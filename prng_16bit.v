==> flow/design.v <==
module prng_16bit (
input wire clk,  
input wire rst,  
input wire en,   
input wire start,
input wire loadseed,  
input wire [3:0] seed,
output reg done,
output reg [15:0] prng_gen );
reg [3:0]lfsr ;
reg [2:0] counter ;
wire feedback ;
assign feedback = lfsr[3]^lfsr[0] ;
always @(posedge clk)
begin
if (rst)begin
	lfsr<=4'b1010;    
	counter<=0;
	prng_gen<=0;
	done <=0;
	end
	else if ( loadseed )begin	 
	lfsr<=seed ;   
	counter<=0;
	prng_gen<=0;
	done <=0;
	end
	else if (en&&start&&!done)begin
	lfsr <= {lfsr[2:0],feedback};
	prng_gen<= (prng_gen<<4)| lfsr ;
	counter <= counter + 1 ;
	if(counter==3)
		done <=1 ;
	end
end
endmodule
* From RTL to reports: prng_16bit *
Tool output for the design above, in the order of the flow.
Lines are those of the file above, counted from 1.
Operators carry their Yosys type and port widths (W data, S select, Z words).
Not given: --

design
  top = prng_16bit
  clock port = clk
  library = sky130hd
  corner = tt_025C_1v80

* After elaboration *
Source: Yosys, flattened and elaborated, memories not mapped. Widths are those after wreduce. Registers that Yosys merges into a memory's read port (data or address) are not register bits. Print and check cells do not count. Equal cells are merged and count once.

word-level totals
  flip-flop bits (word level) = 24
  input bits = 9
  output and inout port bits = 17
  word-level cells = 16

cells by class
  $add $sub $neg = 1
  eq/ne operators = 1
  muxes and demuxes = 2
  bitwise gates (word level) = 2
  reductions and logical operators = 6

operator list
  kind                   count
  $or A16 B4 Y16         1
  $mux W4                2
  $add A3 B1 Y3 const B  1
  $eq A3 B2 Y1 const B   1
  $logic_and A1 B1 Y1    2
  $reduce_and A2 Y1      1
  $reduce_bool A2 Y1     1
  $reduce_or A2 Y1       1
  $xor A1 B1 Y1          1
  $logic_not A1 Y1       1

* Logic depth *
Yosys ltp: most cells in a row. Word level: on the elaborated netlist, between registers, memories and ports. Mapped: between sequential cells and ports; inverters and the memories' decode and read muxes count.

depth
  depth in word-level cells = 4
  ABC_AREA = 0
  depth in mapped cells = 4
  gate-level depth less buffers = 4

* Netlist *
Yosys stat after the flow's synthesis: flattened, memories mapped to cells. It holds for the ABC_AREA given above (unset counts as 0); a run with the other value may have another netlist.
The area totals of this step are shown rounded.

synthesis totals
  standard cells after synthesis = 108
  synthesis area = 910 um2
  sequential part of the area = 480 um2
  flip-flop cells = 24
  buffer cells = 6

cells by type
  cell                        count  total area (um2)
  sky130_fd_sc_hd__dfxtp_1    24     480.461
  sky130_fd_sc_hd__nand2_1    37     138.883
  sky130_fd_sc_hd__a21oi_1    18     90.086
  sky130_fd_sc_hd__ha_1       2      25.024
  sky130_fd_sc_hd__a31oi_1    3      18.768
  sky130_fd_sc_hd__nor2_1     5      18.768
  sky130_fd_sc_hd__a2111oi_2  1      15.014
  sky130_fd_sc_hd__a221oi_2   1      15.014
  sky130_fd_sc_hd__buf_2      3      15.014
  sky130_fd_sc_hd__nor3b_1    2      15.014
  sky130_fd_sc_hd__and4b_1    1      10.01
  sky130_fd_sc_hd__and3b_1    1      8.758
  sky130_fd_sc_hd__xnor2_1    1      8.758
  sky130_fd_sc_hd__a211oi_1   1      7.507
  sky130_fd_sc_hd__buf_4      1      7.507
  sky130_fd_sc_hd__clkbuf_1   2      7.507
  sky130_fd_sc_hd__inv_1      2      7.507
  sky130_fd_sc_hd__nand3b_1   1      7.507

Other cell types: 2; their cells: 2.

* Path before layout *
OpenSTA on the mapped netlist: ideal clock, no wires. The path of least setup slack (recovery checks aside). Input and output delay are each 20% of the period. Register names are those of the netlist, which keeps one name where synthesis merged equal registers.

timing post-synthesis
  path type = flip-flop to flip-flop
  from = register done
  to = register lfsr[0]
  period = 1.8 ns
  library setup time = 0.103 ns
  launch time at the first pin = 0.000 ns
  arrival time = 1.063 ns
  required time = 1.697 ns
  path slack = 0.634 ns
  path delay = 1.166 ns
  stages on the path = 4
  buffers on the path = 0
  synthesis period reached = 1.166 ns

"path delay" is the arrival time less input delay plus setup time.
"stages on the path": output pins that drive a net of the path, with the launching flip-flop's if there is one; two outputs of one cell count as two.
"synthesis period reached" is the clock period less the worst setup slack; recovery checks do not enter. This is arithmetic on one report: input and output delays are still those of the set period (20% each).
The rows between start and end are the longest chain of elaborated cells between them; the timing report does not say that the signal goes this way. Where chains are equally long, one stands for them.
Each line given opens the expression or statement behind the cell; cells for indexed reads and writes are added by Yosys, which also makes memories of some case tables.
A register here has more assigning lines than the two given.

on the way, post-synthesis
  path through = sky130_fd_sc_hd__dfxtp_1 -> sky130_fd_sc_hd__and3b_1 -> sky130_fd_sc_hd__and4b_1 -> sky130_fd_sc_hd__a2111oi_2
  cells in the longest elaborated chain = 4
  elaborated cells between the ends (all ways) = 5
  RTL lines with such cells = 2
  classes of those cells = mux: 2; reduce/logical: 3

ends and longest elaborated chain, post-synthesis
  what                 line  text
  start, declared      8     output reg done,
  start, assigned      20    done <=0;
  start, assigned      26    done <=0;
  $logic_not A1 Y1     28    else if (en&&start&&!done)begin
  $logic_and A1 B1 Y1  28
  $mux W4              28
  $mux W4              22    else if ( loadseed )begin
  end, assigned        23    lfsr<=seed ;
  end, assigned        29    lfsr <= {lfsr[2:0],feedback};
  end, declared        10    reg [3:0]lfsr ;

* Path in the finished layout *
From the final timing report of flow run A: the path of least setup slack in the routed layout; clock arrival at registers is part of the times.

timing post-layout
  path type = flip-flop to output port
  from = register done
  to = output port done
  period = 1.67 ns
  output delay = 0.33 ns
  launch time at the first pin = 0.30 ns
  arrival time = 1.25 ns
  required time = 1.34 ns
  path slack = 0.08 ns
  stages on the path = 2
  buffers on the path = 1

A register here has more assigning lines than the two given.

on the way, post-layout
  path through = sky130_fd_sc_hd__dfxtp_1 -> sky130_fd_sc_hd__clkdlybuf4s50_1
  cells in the longest elaborated chain = 0
  elaborated cells between the ends (all ways) = 0
  RTL lines with such cells = 0

ends and longest elaborated chain, post-layout
  what             line  text
  start, declared  8     output reg done,
  start, assigned  20    done <=0;
  start, assigned  26    done <=0;
  end, declared    8

==> results <==
Stored flow runs of prng_16bit (2 of them; Yosys, OpenROAD, sky130hd). They differ in their settings and are not a sequence. Constraints: input delay and output delay 20% of the set period each, output load 0.01 pF.
By "period achieved" is meant the clock period of the run minus its worst setup slack. This is arithmetic on one report: input and output delays are still those of the set period (20% each).
"critical path time" is the time allowed to the run's worst setup path (the clock period less input and output delay, where it has them) less its slack. Clock arrival times count: a late capture clock shortens it, a late launch clock lengthens it.
"power consumption" rests on the timing tool's default activity at the inputs, not on a simulated workload.
Measured values are rounded.
A setting shown as n/a is not set for that run.

setting or result                             flow run A                flow run B
period_ns                                     1.67                      1.1
CORE_UTILIZATION                              34                        15
SETUP_SLACK_MARGIN                            -0.06                     0.21
HOLD_SLACK_MARGIN                             0.12                      -0.02
ABC_AREA                                      0                         n/a
GPL_TIMING_DRIVEN                             0                         0
MAX_ROUTING_LAYER                             met4                      n/a
CAP_MARGIN                                    20                        20
CORE_MARGIN                                   2                         2
SLEW_MARGIN                                   20                        20
PLACE_DENSITY_LB_ADDON                        n/a                       0.11
CELL_PAD_IN_SITES_GLOBAL_PLACEMENT            n/a                       1
GPL_ROUTABILITY_DRIVEN                        n/a                       0
full die area (um2)                           3100                      6700
utilization after layout (%)                  50                        28
setup slack of the worst path (ns)            0.082                     -0.018
standard-cell area of the final layout (um2)  1200                      1700
critical path time (ns)                       1.25                      1.12
worst path kind                               flip-flop to output port  flip-flop to flip-flop
power consumption (uW)                        1100                      1900
worst hold slack in the final report (ns)     0.46                      0.34
sum of negative setup slack (ns)              0.000                     -0.075
period achieved (ns)                          1.588                     1.118
area of the synthesized netlist (um2)         910                       910

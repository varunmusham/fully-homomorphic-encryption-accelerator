==> flow/design.v <==
module prng_512bit_lfsr (
    input wire clk,
    input wire rst,
    input wire [8:0] seed,
    input wire load_seed,           
    output reg [511:0] prng_out,
    output reg done
);
    reg [8:0] lfsr;
    wire feedback;
    reg [8:0] bit_counter;
    assign feedback = lfsr[8] ^ lfsr[3];
    always @(posedge clk) begin
        if (rst) begin
            lfsr <= 9'b0;
            prng_out <= 0;
            bit_counter <= 0;
            done <= 0;
        end else if (load_seed) begin
            lfsr <= seed;                   
        end else if (!done) begin
            lfsr <= {lfsr[7:0], feedback};
            prng_out <= {prng_out[510:0], lfsr[0]};
            bit_counter <= bit_counter + 1;
            if (bit_counter == 511)
                done <= 1;
        end
    end
endmodule
======== From RTL to reports: prng_512bit_lfsr ========
What the tools print for prng_512bit_lfsr, step after step.
Lines are those of the file above, counted from 1.
Cell names lack the library's common part.
A cell with -- has no value.
inputs
  top ..................................... prng_512bit_lfsr
  clock ................................... clk
  standard-cell library ................... sky130hd
  timing corner ........................... tt_025C_1v80

======== After elaboration ========
Source: Yosys, flattened and elaborated, memories not mapped. Widths are those after wreduce. Registers that Yosys merges into a memory's read port (data or address) are not register bits. Print and check cells do not count. Equal cells are merged and count once.
operators by class
  $add $sub $neg .......................... 1
  eq/ne operators ......................... 2
  mux-type cells .......................... 4
  bitwise gates (word level) .............. 3
  reductions and logical operators ........ 1
operators with widths
  kind                                          count
  2-to-1 mux 9 bit                              2
  adder 9 x 1 -> 9 bit (second input constant)  1
  == test 9 bit (second input constant)         1
  inverter 1 bit                                2
  != test 2 bit (second input constant)         1
  AND reduction 2 bit                           1
  2-to-1 mux 1 bit                              2
  XOR 1 bit                                     1
bit counts
  register bits after elaboration ......... 531
  input bits .............................. 12
  output and inout bits ................... 513
  word-level cells ........................ 15

======== Longest topological paths ========
Depth = most cells in a row (Yosys ltp): at word level without a register or memory, in the mapped netlist without a sequential cell, where the memories' decode and read muxes count.
logic depth
  word-level depth ........................ 3
  ABC_AREA ................................ 1
  mapped depth ............................ 7
  depth with buffers taken out ............ 7

======== After synthesis ========
Source: synth_stat.txt of the flow (Yosys; design flattened, memories mapped). It holds for the ABC_AREA given above (unset counts as 0); a run with the other value may have another netlist.
mapped netlist
  cells in the netlist .................... 2351
  mapped area ............................. 18321.3 um^2
  area of sequential cells ................ 10630.2 um^2
  flip-flops .............................. 531
  buffers ................................. 173
cells by type
  cell      count  area in all (um^2)
  dfxtp_1   531    1.06E+04
  nor2_1    1038   3.9E+03
  o21ai_0   414    2.07E+03
  o21ai_1   100    500.48
  buf_2     89     445.427
  clkbuf_1  72     270.259
  nand2_1   50     187.68
  buf_4     12     90.086
  nand3_1   13     65.062
  inv_1     16     60.058
  a21oi_1   7      35.034
  ha_1      2      25.024
  o21bai_1  2      15.014
  nor2_2    2      12.512
  xor2_1    1      8.758
  clkinv_1  1      3.754
  inv_2     1      3.754

======== Timing after synthesis ========
Source: OpenSTA report_checks on the synthesized netlist (no wires, ideal clock, input and output delay 20% of the period each), path of least setup slack; recovery checks are left aside. Register names are those of the netlist, which keeps one name where synthesis merged equal registers.
timing post-synthesis
  kind .................................... in2reg
  start ................................... input load_seed
  end ..................................... register prng_out[352]
  period .................................. 2.16 ns
  input delay ............................. 0.432 ns
  library setup time ...................... 0.113 ns
  launch time at the first pin ............ 0.432 ns
  arrival ................................. 1.161 ns
  data required time ...................... 2.047 ns
  slack ................................... 0.886 ns
  delay of the path ....................... 0.842 ns
  driving pins on the path ................ 6
  buffers on the path ..................... 2
  synthesis period reached ................ 1.274 ns
"delay of the path" = arrival - input delay + setup time.
"driving pins on the path": output pins that drive a net of the path, with the launching flip-flop's if there is one; two outputs of one cell count as two.
"synthesis period reached" = period - worst setup slack (recovery checks aside). The figure is calculated, with input and output delays left at 20% of the set period.
Between the ends stands the longest chain of elaborated cells between them, by number of cells; it is not shown to be the way that was timed. Of several equally long chains one is given.
A line is the first line of the expression or statement that the cell stems from. Yosys adds cells for indexed reads and writes and turns some case tables into memories.
between the ends, post-synthesis
  cell sequence ........................... nor2_2 inv_2 buf_2 clkbuf_1 nor2_1 nor2_1
  length of the longest elaborated chain .. 2
  elaborated cells on any way between the ends .. 2
  RTL lines with such cells ............... 0
  those cells by class .................... 1 x logic; 1 x reduce/logical
ends and longest elaborated chain, post-synthesis
  item                 line  text
  from (decl)          5     input wire load_seed,
  inverter 1 bit       --
  AND reduction 2 bit  --
  to (assign)          16    prng_out <= 0;
  to (assign)          23    prng_out <= {prng_out[510:0], lfsr[0]};
  to (decl)            6     output reg [511:0] prng_out,

Data sheet: physical implementation of prng_512bit_lfsr

prng_512bit_lfsr: 2 stored runs of the Yosys and OpenROAD flow on sky130hd. The settings differ; the order carries no meaning. The constraints put input and output delay at 20% of the set period each and load the outputs with 0.01 pF.

Flow files of stored run 1
==> flow/run.sh <==
#!/bin/bash
# the make line also repeats the synthesis and layout settings of config.mk as NAME=value (left out here)
make -C /OpenROAD-flow-scripts/flow DESIGN_CONFIG=/design/flow/config.mk WORK_HOME=/design/flow/orfs CLKGATE_MAP_FILE= finish
==> flow/config.mk <==
export PLATFORM = sky130hd
export DESIGN_NAME = prng_512bit_lfsr
export DESIGN_NICKNAME = prng_512bit_lfsr
export VERILOG_FILES = /design/flow/design.v
export SDC_FILE = /design/flow/constraint.sdc
export NUM_CORES = 4
export LEC_CHECK = 0
export ABC_AREA = 1
export CAP_MARGIN = 20
export CELL_PAD_IN_SITES_GLOBAL_PLACEMENT = 3
export CORE_MARGIN = 2
export CORE_UTILIZATION = 50
export CTS_CLUSTER_DIAMETER = 84
export CTS_CLUSTER_SIZE = 34
export MAX_ROUTING_LAYER = met5
export MIN_ROUTING_LAYER = met1
export PLACE_DENSITY_LB_ADDON = 0.23
export SLEW_MARGIN = 20
export TNS_END_PERCENT = 55
==> flow/constraint.sdc <==
create_clock -name core_clock -period 1.39 [get_ports {clk}]
set_input_delay 0.2780 -clock core_clock [delete_from_list [all_inputs] [get_ports {clk}]]
set_output_delay 0.2780 -clock core_clock [all_outputs]
set_load 0.01 [all_outputs]

report of stored run 1: did not finish, place, FLW-0024

Flow files of stored run 2
==> flow/run.sh <==
#!/bin/bash
# the make line also repeats the synthesis and layout settings of config.mk as NAME=value (left out here)
make -C /OpenROAD-flow-scripts/flow DESIGN_CONFIG=/design/flow/config.mk WORK_HOME=/design/flow/orfs CLKGATE_MAP_FILE= finish
==> flow/config.mk <==
export PLATFORM = sky130hd
export DESIGN_NAME = prng_512bit_lfsr
export DESIGN_NICKNAME = prng_512bit_lfsr
export VERILOG_FILES = /design/flow/design.v
export SDC_FILE = /design/flow/constraint.sdc
export NUM_CORES = 4
export LEC_CHECK = 0
export CAP_MARGIN = 30
export CELL_PAD_IN_SITES_DETAIL_PLACEMENT = 1
export CORE_ASPECT_RATIO = 1.62
export CORE_MARGIN = 2
export CORE_UTILIZATION = 52
export MIN_ROUTING_LAYER = met1
export PLACE_DENSITY_LB_ADDON = 0.26
export SETUP_SLACK_MARGIN = -0.06
export SLEW_MARGIN = 20
==> flow/constraint.sdc <==
create_clock -name core_clock -period 1.76 [get_ports {clk}]
set_input_delay 0.3520 -clock core_clock [delete_from_list [all_inputs] [get_ports {clk}]]
set_output_delay 0.3520 -clock core_clock [all_outputs]
set_load 0.01 [all_outputs]

report of stored run 2: did not finish, cts, DPL-0033
